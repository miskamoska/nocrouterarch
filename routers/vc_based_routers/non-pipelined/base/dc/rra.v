==> flow/design.v <==
module full_reduction_unit(
    input   GPA, GRA, GPB, GRB,
    output  GPO, GRO
);
assign GPO = GPA | (GRA & GPB);
assign GRO = GRA & GRB;
endmodule
module half_reduction_unit(
    input   GPA, GRA, GPB,
    output  GPO
);
assign GPO = GPA | (GRA & GPB);
endmodule
module rra(
    input clk, rstn,
    input [7:0] req,
    output [7:0] grant
);
reg [7:0] p;
wire any_grant;
always @(posedge clk or negedge rstn) begin
    if(~rstn) begin
        p <= 1;
    end else begin
        if (any_grant) begin
            p <= {p[6:0],p[7]};
        end
    end
end
wire [7:0] r;
wire [7:0] redu_s1_gp, redu_s1_gr, redu_s2_gp, redu_s2_gr, redu_s3_gp, redu_s3_gr;
wire [7:0] x;
assign r = {req[6:0], req[7]};
full_reduction_unit fru_s1_b7(p[7], ~r[6], p[6], ~r[5], redu_s1_gp[7], redu_s1_gr[7]);
full_reduction_unit fru_s1_b6(p[6], ~r[5], p[5], ~r[4], redu_s1_gp[6], redu_s1_gr[6]);
full_reduction_unit fru_s1_b5(p[5], ~r[4], p[4], ~r[3], redu_s1_gp[5], redu_s1_gr[5]);
full_reduction_unit fru_s1_b4(p[4], ~r[3], p[3], ~r[2], redu_s1_gp[4], redu_s1_gr[4]);
full_reduction_unit fru_s1_b3(p[3], ~r[2], p[2], ~r[1], redu_s1_gp[3], redu_s1_gr[3]);
full_reduction_unit fru_s1_b2(p[2], ~r[1], p[1], ~r[0], redu_s1_gp[2], redu_s1_gr[2]);
full_reduction_unit fru_s1_b1(p[1], ~r[0], p[0], ~r[7], redu_s1_gp[1], redu_s1_gr[1]);
assign redu_s1_gp[0] = p[0];
assign redu_s1_gr[0] = ~r[0];
full_reduction_unit fru_s2_b7(redu_s1_gp[7], redu_s1_gr[7], redu_s1_gp[5], redu_s1_gr[5], redu_s2_gp[7], redu_s2_gr[7]);
full_reduction_unit fru_s2_b6(redu_s1_gp[6], redu_s1_gr[6], redu_s1_gp[4], redu_s1_gr[4], redu_s2_gp[6], redu_s2_gr[6]);
full_reduction_unit fru_s2_b5(redu_s1_gp[5], redu_s1_gr[5], redu_s1_gp[3], redu_s1_gr[3], redu_s2_gp[5], redu_s2_gr[5]);
full_reduction_unit fru_s2_b4(redu_s1_gp[4], redu_s1_gr[4], redu_s1_gp[2], redu_s1_gr[2], redu_s2_gp[4], redu_s2_gr[4]);
full_reduction_unit fru_s2_b3(redu_s1_gp[3], redu_s1_gr[3], redu_s1_gp[1], redu_s1_gr[1], redu_s2_gp[3], redu_s2_gr[3]);
full_reduction_unit fru_s2_b2(redu_s1_gp[2], redu_s1_gr[2], redu_s1_gp[0], redu_s1_gr[0], redu_s2_gp[2], redu_s2_gr[2]);
assign redu_s2_gp[1] = redu_s1_gp[1];
assign redu_s2_gr[1] = redu_s1_gr[1];
assign redu_s2_gp[0] = redu_s1_gp[0];
assign redu_s2_gr[0] = redu_s1_gr[0];
full_reduction_unit fru_s3_b7(redu_s2_gp[7], redu_s2_gr[7], redu_s2_gp[3], redu_s2_gr[3], redu_s3_gp[7], redu_s3_gr[7]);
full_reduction_unit fru_s3_b6(redu_s2_gp[6], redu_s2_gr[6], redu_s2_gp[2], redu_s2_gr[2], redu_s3_gp[6], redu_s3_gr[6]);
full_reduction_unit fru_s3_b5(redu_s2_gp[5], redu_s2_gr[5], redu_s2_gp[1], redu_s2_gr[1], redu_s3_gp[5], redu_s3_gr[5]);
full_reduction_unit fru_s3_b4(redu_s2_gp[4], redu_s2_gr[4], redu_s2_gp[0], redu_s2_gr[0], redu_s3_gp[4], redu_s3_gr[4]);
assign redu_s3_gp[3] = redu_s2_gp[3];
assign redu_s3_gr[3] = redu_s2_gr[3];
assign redu_s3_gp[2] = redu_s2_gp[2];
assign redu_s3_gr[2] = redu_s2_gr[2];
assign redu_s3_gp[1] = redu_s2_gp[1];
assign redu_s3_gr[1] = redu_s2_gr[1];
assign redu_s3_gp[0] = redu_s2_gp[0];
assign redu_s3_gr[0] = redu_s2_gr[0];
assign x[7] = redu_s3_gp[7];
half_reduction_unit hru_s4_6(redu_s3_gp[6], redu_s3_gr[6], x[7], x[6]);
half_reduction_unit hru_s4_5(redu_s3_gp[5], redu_s3_gr[5], x[7], x[5]);
half_reduction_unit hru_s4_4(redu_s3_gp[4], redu_s3_gr[4], x[7], x[4]);
half_reduction_unit hru_s4_3(redu_s3_gp[3], redu_s3_gr[3], x[7], x[3]);
half_reduction_unit hru_s4_2(redu_s3_gp[2], redu_s3_gr[2], x[7], x[2]);
half_reduction_unit hru_s4_1(redu_s3_gp[1], redu_s3_gr[1], x[7], x[1]);
half_reduction_unit hru_s4_0(redu_s3_gp[0], redu_s3_gr[0], x[7], x[0]);
assign grant = x & req;
assign any_grant = ~redu_s3_gr[7];
endmodule
From RTL to reports: rra

Tool output for the design above, in the order of the flow.
Line numbers count from 1 in the design file above.
Operators carry their Yosys type and port widths (W data, S select, Z words).
Library cell names are shortened.
Not given: n/a

Top: rra
Clock: clk
Standard-cell library: sky130hd
Library corner: tt_025C_1v80

Word-level counts

Source: Yosys, flattened and elaborated, memories not mapped. Widths are those after wreduce; folded enables and synchronous resets count as part of the registers. Registers that Yosys merges into a memory's read port (data or address) are not register bits. Print and check cells do not count. Equal cells are merged and count once.

Register bits after elaboration: 8
Output and inout bits: 8
Input bits: 10
Elaborated cells: 75

Bitwise operators: 74

Operators by type and width:

| operator      | count |
| $and A1 B1 Y1 | 41 |
| $or A1 B1 Y1  | 24 |
| $not A1 Y1    | 8 |
| $and A8 B8 Y8 | 1 |

Longest topological paths

Longest topological path by Yosys (ltp), each cell counted once; first at word level (registers and memories cut), then after technology mapping (sequential cells cut; the memories' decode and read muxes count).

Depth after elaboration: 10
ABC_AREA: 0
Gate-level depth with buffers: 5
Mapped depth without buffers: 5

After synthesis

The flow's flattened synthesis, as Yosys stat reports it; memories are mapped. The netlist is that of the ABC_AREA named above (0 if unset); the other value can give another one.
Totals and module areas in this step are rounded.

Cell types:

| cell      | count | total area (µm²) |
| dfrtp_1   | 7     | 175.168 |
| mux2_2    | 8     | 90.086 |
| a21oi_1   | 6     | 30.029 |
| dfstp_2   | 1     | 26.275 |
| inv_1     | 6     | 22.522 |
| nor2_1    | 6     | 22.522 |
| o21ai_0   | 4     | 20.019 |
| o41ai_1   | 2     | 17.517 |
| nand2_1   | 4     | 15.014 |
| o31ai_1   | 2     | 15.014 |
| a31oi_1   | 2     | 12.512 |
| nor2b_1   | 2     | 12.512 |
| nor4_1    | 2     | 12.512 |
| nor4_2    | 1     | 12.512 |
| a2111oi_0 | 1     | 8.758 |
| o311ai_0  | 1     | 8.758 |
| a21boi_1  | 1     | 7.507 |
| o211ai_1  | 1     | 7.507 |

Other cell types: 2; their cells: 2.

Sequential area: 201.4 µm²
Chip area (Yosys): 528.0 µm²
Mapped flip-flops: 8
Buffers: 0
Standard cells after synthesis: 59

By module: a second synthesis without flattening, with its own total; a netlist apart from the flattened one above.

Cell total of the unflattened synthesis: 74
Area (unflattened synthesis): 699.4 µm²

Rows give one instance, submodules left out.

Modules:

| module              | cells | instances | sequential area (µm²) | area (µm²) |
| rra                 | 33    | 1         | 201.4                 | 412.9 |
| full_reduction_unit | 2     | 17        | 0.0                   | 13.8 |
| half_reduction_unit | 1     | 7         | 0.0                   | 7.5 |

Path before layout

Source: OpenSTA report_checks on the synthesized netlist (no wires, ideal clock, input and output delay 20% of the period each), path of least setup slack; recovery checks are left aside. Register names are those of the netlist, which keeps one name where synthesis merged equal registers.

Kind: in2out
Start: input port req[5]
End: output port grant[1]
Input delay: 0.660 ns
Driving pins on the path: 4
Path delay: 1.038 ns
Launch time at the first pin: 0.660 ns
Output delay: 0.660 ns
Clock period: 3.3 ns
Data arrival time: 1.698 ns
Data required time: 2.640 ns
Buffers on the path: 0
Setup slack: 0.942 ns
Synthesis period reached: 2.358 ns

"path delay" = arrival - input delay + setup time.
A path that ends at an output port has no setup time.
"driving pins on the path" counts driving pins, that of a launching flip-flop among them; a cell with two outputs on the path counts twice.
"synthesis period reached" = period - worst setup slack (recovery checks aside). The figure is calculated, with input and output delays left at 20% of the set period.
Between the ends stands the longest chain of elaborated cells between them, by number of cells; it is not shown to be the way that was timed. Of several equally long chains one is given.
A line is the first line of the expression or statement that the cell stems from. Yosys adds cells for indexed reads and writes and turns some case tables into memories.

Path through: nor4_2 -> a21boi_1 -> nor2_1 -> o41ai_1
Cells in the longest elaborated chain: 8
Elaborated cells between the ends (all ways): 12
RTL lines with such cells: 5
Classes of those cells: 12 x logic

Ends and longest elaborated chain, post-synthesis:

| what                      | line | RTL |
| start, declared           | 16   | `input [7:0] req,` |
| $not A1 Y1                | 34   | `full_reduction_unit fru_s1_b7(p[7], ~r[6], p[6], ~r[5], redu_s1_gp[7], redu_s1_gr[7]);` |
| $and A1 B1 Y1             | 5    | `assign GPO = GPA \| (GRA & GPB);` |
| $or A1 B1 Y1 (3 in a row) | 5    |  |
| $and A1 B1 Y1             | 12   | `assign GPO = GPA \| (GRA & GPB);` |
| $or A1 B1 Y1              | 12   |  |
| $and A8 B8 Y8             | 73   | `assign grant = x & req;` |
| end, declared             | 17   | `output [7:0] grant` |

Timing after layout

From the final timing report of stored run 1: the path of least setup slack in the routed layout; clock arrival at registers is part of the times.

Kind: reg2out
Start: register p[0]
End: output port grant[1]
Data required time: 1.09 ns
Buffers on the path: 2
Data arrival time: 1.81 ns
Driving pins on the path: 8
Clock period: 1.36 ns
Output delay: 0.27 ns
Setup slack: -0.72 ns
Launch time at the first pin: 0.25 ns

Between the ends stands the longest chain of elaborated cells between them, by number of cells; it is not shown to be the way that was timed. Of several equally long chains one is given.

Path through: dfstp_2 -> nor2b_4 -> o211ai_1 -> a21boi_2 -> buf_4 -> nor2_4 -> o41ai_2 -> buf_2
Cells in the longest elaborated chain: 9
Elaborated cells between the ends (all ways): 9
RTL lines with such cells: 3
Classes of those cells: 9 x logic

Ends and longest elaborated chain, post-layout:

| what            | line | RTL |
| start, declared | 19   | `reg [7:0] p;` |
| start, assigned | 23   | `p <= 1;` |
| start, assigned | 26   | `p <= {p[6:0],p[7]};` |
| $and A1 B1 Y1   | 5    | `assign GPO = GPA \| (GRA & GPB);` |
| $or A1 B1 Y1    | 5    |  |
| $and A1 B1 Y1   | 5    |  |
| $or A1 B1 Y1    | 5    |  |
| $and A1 B1 Y1   | 5    |  |
| $or A1 B1 Y1    | 5    |  |
| $and A1 B1 Y1   | 12   | `assign GPO = GPA \| (GRA & GPB);` |
| $or A1 B1 Y1    | 12   |  |
| $and A8 B8 Y8   | 73   | `assign grant = x & req;` |
| end, declared   | 17   | `output [7:0] grant` |

==> results <==
Top module rra; platform sky130hd; tools Yosys and OpenROAD; 2 stored runs in no particular order. Input and output delays are each 20% of the period that was set; the output load is 0.01 pF.
"achieved period" means the clock period less the worst setup slack. The figure is calculated, with input and output delays left at 20% of the set period.
"critical setup path time" is the time allowed to the run's worst setup path (the clock period less input and output delay, where it has them) less its slack. Clock arrival times count: a late capture clock shortens it, a late launch clock lengthens it.
By "total power of the final layout" is meant OpenSTA's value without simulated activity: inputs other than the clock are taken to toggle once in ten clock periods, and the tool carries that through the logic.
The results are shown rounded.

## Stored run 1

==> flow/run.sh <==
#!/bin/bash
# the make line also repeats the synthesis and layout settings of config.mk as NAME=value (left out here)
make -C /OpenROAD-flow-scripts/flow DESIGN_CONFIG=/design/flow/config.mk WORK_HOME=/design/flow/orfs CLKGATE_MAP_FILE= finish
==> flow/config.mk <==
export PLATFORM = sky130hd
export DESIGN_NAME = rra
export DESIGN_NICKNAME = rra
export VERILOG_FILES = /design/flow/design.v
export SDC_FILE = /design/flow/constraint.sdc
export NUM_CORES = 4
export LEC_CHECK = 0
export CAP_MARGIN = 5
export CELL_PAD_IN_SITES_GLOBAL_PLACEMENT = 1
export CORE_MARGIN = 2
export CORE_UTILIZATION = 24
export CTS_CLUSTER_DIAMETER = 303
export GPL_ROUTABILITY_DRIVEN = 1
export MAX_ROUTING_LAYER = met5
export MIN_ROUTING_LAYER = met2
export SETUP_SLACK_MARGIN = 0.11
export SLEW_MARGIN = 10
export TNS_END_PERCENT = 85
==> flow/constraint.sdc <==
create_clock -name core_clock -period 1.36 [get_ports {clk}]
set_input_delay 0.2720 -clock core_clock [delete_from_list [all_inputs] [get_ports {clk}]]
set_output_delay 0.2720 -clock core_clock [all_outputs]
set_load 0.01 [all_outputs]

| result of stored run 1 | value |
|---|---|
| post-synthesis cell area | 528.0 µm² |
| die area | 2,591 µm² |
| standard-cell area after routing | 1,086 µm² |
| utilization after routing | 53.7% |
| lowest setup slack | -0.722 ns |
| setup TNS | -4.851 ns |
| total power of the final layout | 526.7 µW |
| achieved period | 2.082 ns |
| critical setup path time | 1.81 ns |
| type of the worst setup path | reg2out |

## Stored run 2

==> flow/run.sh <==
#!/bin/bash
# the make line also repeats the synthesis and layout settings of config.mk as NAME=value (left out here)
make -C /OpenROAD-flow-scripts/flow DESIGN_CONFIG=/design/flow/config.mk WORK_HOME=/design/flow/orfs CLKGATE_MAP_FILE= finish
==> flow/config.mk <==
export PLATFORM = sky130hd
export DESIGN_NAME = rra
export DESIGN_NICKNAME = rra
export VERILOG_FILES = /design/flow/design.v
export SDC_FILE = /design/flow/constraint.sdc
export NUM_CORES = 4
export LEC_CHECK = 0
export CAP_MARGIN = 20
export CELL_PAD_IN_SITES_GLOBAL_PLACEMENT = 3
export CORE_ASPECT_RATIO = 1.06
export CORE_MARGIN = 10
export CORE_UTILIZATION = 38
export PLACE_DENSITY_LB_ADDON = 0.24
export SETUP_SLACK_MARGIN = 0.96
export SLEW_MARGIN = 20
==> flow/constraint.sdc <==
create_clock -name core_clock -period 3.64 [get_ports {clk}]
set_input_delay 0.7280 -clock core_clock [delete_from_list [all_inputs] [get_ports {clk}]]
set_output_delay 0.7280 -clock core_clock [all_outputs]
set_load 0.01 [all_outputs]

Stored run 2: incomplete, placement halted on FLW-0024
