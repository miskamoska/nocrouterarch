==> flow/design.v <==
module CSA #(
    parameter width = 8
)(
    input   wire    [width-1:0]     x,
    input   wire    [width-1:0]     y,
    input   wire    [width-1:0]     cin,
    output  wire    [width-1:0]     s,
    output  wire    [width-1:0]     cout
);
generate
    genvar i;
    for(i=0; i<width; i=i+1) begin: gen_block
        assign s[i] = x[i] ^ y[i] ^ cin[i];
        assign cout[i] = x[i]&y[i] | (x[i] ^ y[i]) & cin[i];
    end
endgenerate
endmodule
module FA (
    input   wire     x,
    input   wire     y,
    input   wire     cin,
    output  wire     s,
    output  wire     cout
);
assign s = x ^ y ^ cin;
assign cout = x & y | (x ^ y) & cin;
endmodule
module adder_16bit(
    input   [15:0] a, b,
    output  [15:0] s
);
wire    [15:0]      cout;
FA csa0 (a[0], b[0], 1'b0, s[0], cout[0]);
FA csa1 (a[1], b[1], cout[0], s[1], cout[1]);
FA csa2 (a[2], b[2], cout[1], s[2], cout[2]);
FA csa3 (a[3], b[3], cout[2], s[3], cout[3]);
FA csa4 (a[4], b[4], cout[3], s[4], cout[4]);
FA csa5 (a[5], b[5], cout[4], s[5], cout[5]);
FA csa6 (a[6], b[6], cout[5], s[6], cout[6]);
FA csa7 (a[7], b[7], cout[6], s[7], cout[7]);
FA csa8 (a[8], b[8], cout[7], s[8], cout[8]);
FA csa9 (a[9], b[9], cout[8], s[9], cout[9]);
FA csa10 (a[10], b[10], cout[9], s[10], cout[10]);
FA csa11 (a[11], b[11], cout[10], s[11], cout[11]);
FA csa12 (a[12], b[12], cout[11], s[12], cout[12]);
FA csa13 (a[13], b[13], cout[12], s[13], cout[13]);
FA csa14 (a[14], b[14], cout[13], s[14], cout[14]);
FA csa15 (a[15], b[15], cout[14], s[15], cout[15]);
endmodule
module multiplier(
    input   clk,
    input   rstn,
    input   [7:0] ai, bi,
    output  reg [15:0] po
);
wire [7:0] c0,c1,c2,c3,c4,c5,c6,c7;
reg [7:0] a, b;
wire [15:0] p;
assign c0 = b[0] ? a : 'b0;
assign c1 = b[1] ? a : 'b0;
assign c2 = b[2] ? a : 'b0;
assign c3 = b[3] ? a : 'b0;
assign c4 = b[4] ? a : 'b0;
assign c5 = b[5] ? a : 'b0;
assign c6 = b[6] ? a : 'b0;
assign c7 = b[7] ? a : 'b0;
wire [15:0] s_0_0, cout_0_0;
wire [15:0] s_0_1, cout_0_1;
wire [15:0] s_1_0, cout_1_0;
wire [15:0] s_1_1, cout_1_1;
wire [15:0] s_2_0, cout_2_0;
wire [15:0] s_3_0, cout_3_0;
CSA #(16) csa_0_0((c0)|16'd0, (c1<<1)|16'd0, (c2<<2)|16'd0, s_0_0, cout_0_0);
CSA #(16) csa_0_1((c3<<3)|16'd0, (c4<<4)|16'd0, (c5<<5)|16'd0, s_0_1, cout_0_1);
CSA #(16) csa_1_0((s_0_0)|16'd0, (cout_0_0<<1)|16'd0, (s_0_1)|16'd0, s_1_0, cout_1_0);
CSA #(16) csa_1_1((cout_0_1<<1)|16'd0, (c6<<6)|16'd0, (c7<<7)|16'd0, s_1_1, cout_1_1);
CSA #(16) csa_2_0((s_1_0)|16'd0, (cout_1_0<<1)|16'd0, (s_1_1)|16'd0, s_2_0, cout_2_0);
CSA #(16) csa_3_0((s_2_0)|16'd0, (cout_2_0<<1)|16'd0, (cout_1_1<<1)|16'd0, s_3_0, cout_3_0);
adder_16bit add1(s_3_0|16'd0, (cout_3_0<<1)|16'd0, p);
always @(posedge clk or negedge rstn) begin
    if(~rstn) {a, b, po} <= 0;
    else {a, b, po} <= {ai, bi, p}; 
end
endmodule
# ---- Reports on multiplier
# The steps from the RTL of multiplier to its reports follow in flow order.
# Lines are those of the file above, counted from 1.
# Not given: --
dict set report design {
  top {multiplier}
  clock_port {clk}
  lib {sky130hd}
  pvt_corner {tt_025C_1v80}
}

# ---- Word-level counts
# Yosys after proc, flatten, opt, wreduce and memory -nomap, before mapping. Enables and synchronous resets that opt folds into registers are not counted as muxes. Memory bits, and registers merged into a memory's read port (data or address), are not among the register bits. Print and check cells are not counted. Equal cells are merged and count once.
dict set report word_totals {
  ff_bits 32
  latchBits 0
  mem_bits_rw 0
  rom_bits 0
  clocked_rd_ports_x_width 0
  mem_count 0
  inputBits 18
  output_inout_bits 16
  word_cells 279
}
dict set report op_classes {
  add_sub_neg 0
  n_mul 0
  div_mod_pow 0
  cmp 0
  equal 0
  shift 0
  n_mux 8
  bitwise 268
  reduce_and_logical 0
}
# op n
set ops {}
lappend ops {{1-bit bitwise XOR} 111}
lappend ops {{1-bit AND} 110}
lappend ops {{8-bit two-way mux} 8}
lappend ops {{1-bit OR} 47}

# ---- Logic depth
# Longest topological path by Yosys (ltp), each cell counted once; first at word level (registers and memories cut), then after technology mapping (sequential cells cut; the memories' decode and read muxes count).
dict set report logic_depth {
  depth_word 31
  abc_area 0
  mapped_depth 18
  depth_no_buf 18
}

# ---- Mapped cells and area
# The flow's flattened synthesis, as Yosys stat reports it; memories are mapped. The netlist is that of the ABC_AREA named above (0 if unset); the other value can give another one.
dict set report mapped {
  mapped_cells 204
  mapped_area_um2 2473.6
  sequential_area_um2 800.8
  flip_flops 32
  buf_cells 0
}
# cell n area_total_um2
set by_type {}
lappend by_type {sky130_fd_sc_hd__fa_1 47 940.902}
lappend by_type {sky130_fd_sc_hd__dfrtp_1 32 800.768}
lappend by_type {sky130_fd_sc_hd__and2_1 47 294.032}
lappend by_type {sky130_fd_sc_hd__ha_1 16 200.192}
lappend by_type {sky130_fd_sc_hd__inv_1 44 165.158}
lappend by_type {sky130_fd_sc_hd__nand2_1 17 63.811}
lappend by_type {sky130_fd_sc_hd__xor2_1 1 8.758}
# By module: a second synthesis without flattening, with its own total; a netlist apart from the flattened one above.
dict set report hier_totals {
  cells_unflattened 210
  hier_area_um2 3450.8
}
# Rows give one instance, submodules left out.
# mod n_inst cells area_um2 seq_area_um2
set modules {}
lappend modules {{CSA (width=16)} 6 16 320.3 0.0}
lappend modules {multiplier 1 97 1204.9 800.8}
lappend modules {FA 16 1 20.0 0.0}
lappend modules {adder_16bit 1 1 3.8 0.0}

# ---- Timing after synthesis
# Source: OpenSTA report_checks on the synthesized netlist (no wires, ideal clock, input and output delay 20% of the period each), path of least setup slack; recovery checks are left aside. Register names are those of the netlist, which keeps one name where synthesis merged equal registers.
dict set report synth_path {
  path_kind {register -> register}
  start {register a[5]}
  end {register po[15]}
  tclk_ps 10900
  setup_time_ps 122
  launch_ps 0
  t_arrival_ps 6432
  required_time_ps 10778
  path_slack_ps 4346
  delay_ps 6554
  stages 19
  path_buffers 0
  synth_period_reached_ps 6554
}
# "delay_ps" = arrival - input delay + setup time.
# "stages": output pins that drive a net of the path, with the launching flip-flop's if there is one; two outputs of one cell count as two.
# "synth_period_reached_ps" = period - worst setup slack (recovery checks aside). The figure is calculated, with input and output delays left at 20% of the set period.
# Between the ends stands the longest chain of elaborated cells between them, by number of cells; it is not shown to be the way that was timed. Of several equally long chains one is given.
# A line is the first line of the expression or statement that the cell stems from. Yosys adds cells for indexed reads and writes and turns some case tables into memories.
dict set report synth_between {
  cell_sequence {sky130_fd_sc_hd__dfrtp_1 > sky130_fd_sc_hd__and2_1 > sky130_fd_sc_hd__fa_1 > sky130_fd_sc_hd__inv_1 > sky130_fd_sc_hd__fa_1 > sky130_fd_sc_hd__fa_1 > sky130_fd_sc_hd__inv_1 > sky130_fd_sc_hd__ha_1 > sky130_fd_sc_hd__ha_1 > sky130_fd_sc_hd__fa_1 > sky130_fd_sc_hd__fa_1 > sky130_fd_sc_hd__fa_1 > sky130_fd_sc_hd__fa_1 > sky130_fd_sc_hd__fa_1 > sky130_fd_sc_hd__fa_1 > sky130_fd_sc_hd__fa_1 > sky130_fd_sc_hd__fa_1 > sky130_fd_sc_hd__fa_1 > sky130_fd_sc_hd__xor2_1}
  elab_chain_cells 29
  cells_between 186
  classes_between {mux: 8; logic: 178}
}
# element line
set synth_lines {}
lappend synth_lines {{start, declared} 57} ;# reg [7:0] a, b;
lappend synth_lines {{8-bit two-way mux} 59} ;# assign c0 = b[0] ? a : 'b0;
lappend synth_lines {{1-bit bitwise XOR} 14} ;# assign cout[i] = x[i]&y[i] | (x[i] ^ y[i]) & cin[i];
lappend synth_lines {{1-bit AND} 14}
lappend synth_lines {{1-bit OR} 14}
lappend synth_lines {{1-bit bitwise XOR} 14}
lappend synth_lines {{1-bit AND} 14}
lappend synth_lines {{1-bit OR} 14}
lappend synth_lines {{[... 15 more ...]} --}
lappend synth_lines {{1-bit AND} 26} ;# assign cout = x & y | (x ^ y) & cin;
lappend synth_lines {{1-bit OR} 26}
lappend synth_lines {{1-bit AND} 26}
lappend synth_lines {{1-bit OR} 26}
lappend synth_lines {{1-bit AND} 26}
lappend synth_lines {{1-bit OR} 26}
lappend synth_lines {{1-bit bitwise XOR} 25} ;# assign s = x ^ y ^ cin;
lappend synth_lines {{end, declared} 54} ;# output  reg [15:0] po

# ---- Timing after layout
# Path of least setup slack in the final report of run 1 (OpenROAD, finished layout, wires in). Where an end is a register, its clock arrival counts in the times.
# The path's times are printed in steps of 10 ps; the period is the one set.
dict set report layout_path {
  path_kind {register -> register}
  start {register a[2]}
  end {register po[15]}
  tclk_ps 7930
  setup_time_ps 110
  launch_ps 290
  t_arrival_ps 7240
  required_time_ps 8110
  path_slack_ps 880
  stages 19
  path_buffers 0
}
# Between the ends stands the longest chain of elaborated cells between them, by number of cells; it is not shown to be the way that was timed. Of several equally long chains one is given.
dict set report layout_between {
  cell_sequence {sky130_fd_sc_hd__dfrtp_1 > sky130_fd_sc_hd__and2_1 > sky130_fd_sc_hd__fa_1 > sky130_fd_sc_hd__inv_1 > sky130_fd_sc_hd__fa_1 > sky130_fd_sc_hd__fa_1 > sky130_fd_sc_hd__inv_1 > sky130_fd_sc_hd__ha_1 > sky130_fd_sc_hd__ha_1 > sky130_fd_sc_hd__fa_1 > sky130_fd_sc_hd__fa_1 > sky130_fd_sc_hd__fa_1 > sky130_fd_sc_hd__fa_1 > sky130_fd_sc_hd__fa_1 > sky130_fd_sc_hd__fa_1 > sky130_fd_sc_hd__fa_1 > sky130_fd_sc_hd__fa_1 > sky130_fd_sc_hd__fa_1 > sky130_fd_sc_hd__xor2_1}
  elab_chain_cells 31
  cells_between 154
  classes_between {mux: 8; logic: 146}
}
# element line
set layout_lines {}
lappend layout_lines {{start, declared} 57} ;# reg [7:0] a, b;
lappend layout_lines {{8-bit two-way mux} 60} ;# assign c1 = b[1] ? a : 'b0;
lappend layout_lines {{1-bit bitwise XOR} 14} ;# assign cout[i] = x[i]&y[i] | (x[i] ^ y[i]) & cin[i];
lappend layout_lines {{1-bit AND} 14}
lappend layout_lines {{1-bit OR} 14}
lappend layout_lines {{1-bit bitwise XOR} 14}
lappend layout_lines {{1-bit AND} 14}
lappend layout_lines {{1-bit OR} 14}
lappend layout_lines {{[... 17 more ...]} --}
lappend layout_lines {{1-bit AND} 26} ;# assign cout = x & y | (x ^ y) & cin;
lappend layout_lines {{1-bit OR} 26}
lappend layout_lines {{1-bit AND} 26}
lappend layout_lines {{1-bit OR} 26}
lappend layout_lines {{1-bit AND} 26}
lappend layout_lines {{1-bit OR} 26}
lappend layout_lines {{1-bit bitwise XOR} 25} ;# assign s = x ^ y ^ cin;
lappend layout_lines {{end, declared} 54} ;# output  reg [15:0] po

# Stored flow runs of multiplier (2 of them; Yosys, OpenROAD, sky130hd). They differ in their settings and are not a sequence. Constraints: input delay and output delay 20% of the set period each, output load 0.01 pF.
# By "clock_period_reached_ps" is meant the clock period of the run minus its worst setup slack. This is arithmetic on one report: input and output delays are still those of the set period (20% each).
# "worstPathTime_ps" is the time allowed to the run's worst setup path (the clock period less input and output delay, where it has them) less its slack. Clock arrival times count: a late capture clock shortens it, a late launch clock lengthens it.
# "fin_power_uw" is the tool's figure for a default switching activity; nothing was simulated.
# "worstPathTime_ps" is given in steps of 10 ps.
run="run 1" settings period_ns=7.93 CORE_UTILIZATION=47 PLACE_DENSITY_LB_ADDON=0.18 CELL_PAD_IN_SITES_DETAIL_PLACEMENT=2 CTS_CLUSTER_SIZE=15 SLEW_MARGIN=20 MIN_ROUTING_LAYER="met2" CAP_MARGIN=20 CORE_MARGIN=2
run="run 1" results util_pct=58.6 fin_power_uw=705.9 post_synth_area_um2=2473.6 fin_ws_ps=877 final_stdcell_area_um2=2991.6 clock_period_reached_ps=7053 dieArea_um2=5859.1 worst_hold_slack_ps=687 tns_ps=0 worstPathTime_ps=7050 critical_path_kind="register -> register"
run="run 2" settings period_ns=4.04 CORE_UTILIZATION=59 SETUP_SLACK_MARGIN=0.96 PLACE_DENSITY_LB_ADDON=0.26 CORE_MARGIN=7 GPL_TIMING_DRIVEN=1 CTS_CLUSTER_SIZE=19 MAX_ROUTING_LAYER="met5" CAP_MARGIN=20 SLEW_MARGIN=20
run="run 2" results util_pct=78.9 fin_power_uw=1285 post_synth_area_um2=2473.6 fin_ws_ps=-2009 final_stdcell_area_um2=3158.0 clock_period_reached_ps=6049 dieArea_um2=6201.6 worst_hold_slack_ps=588 tns_ps=-8893 worstPathTime_ps=6050 critical_path_kind="register -> register"
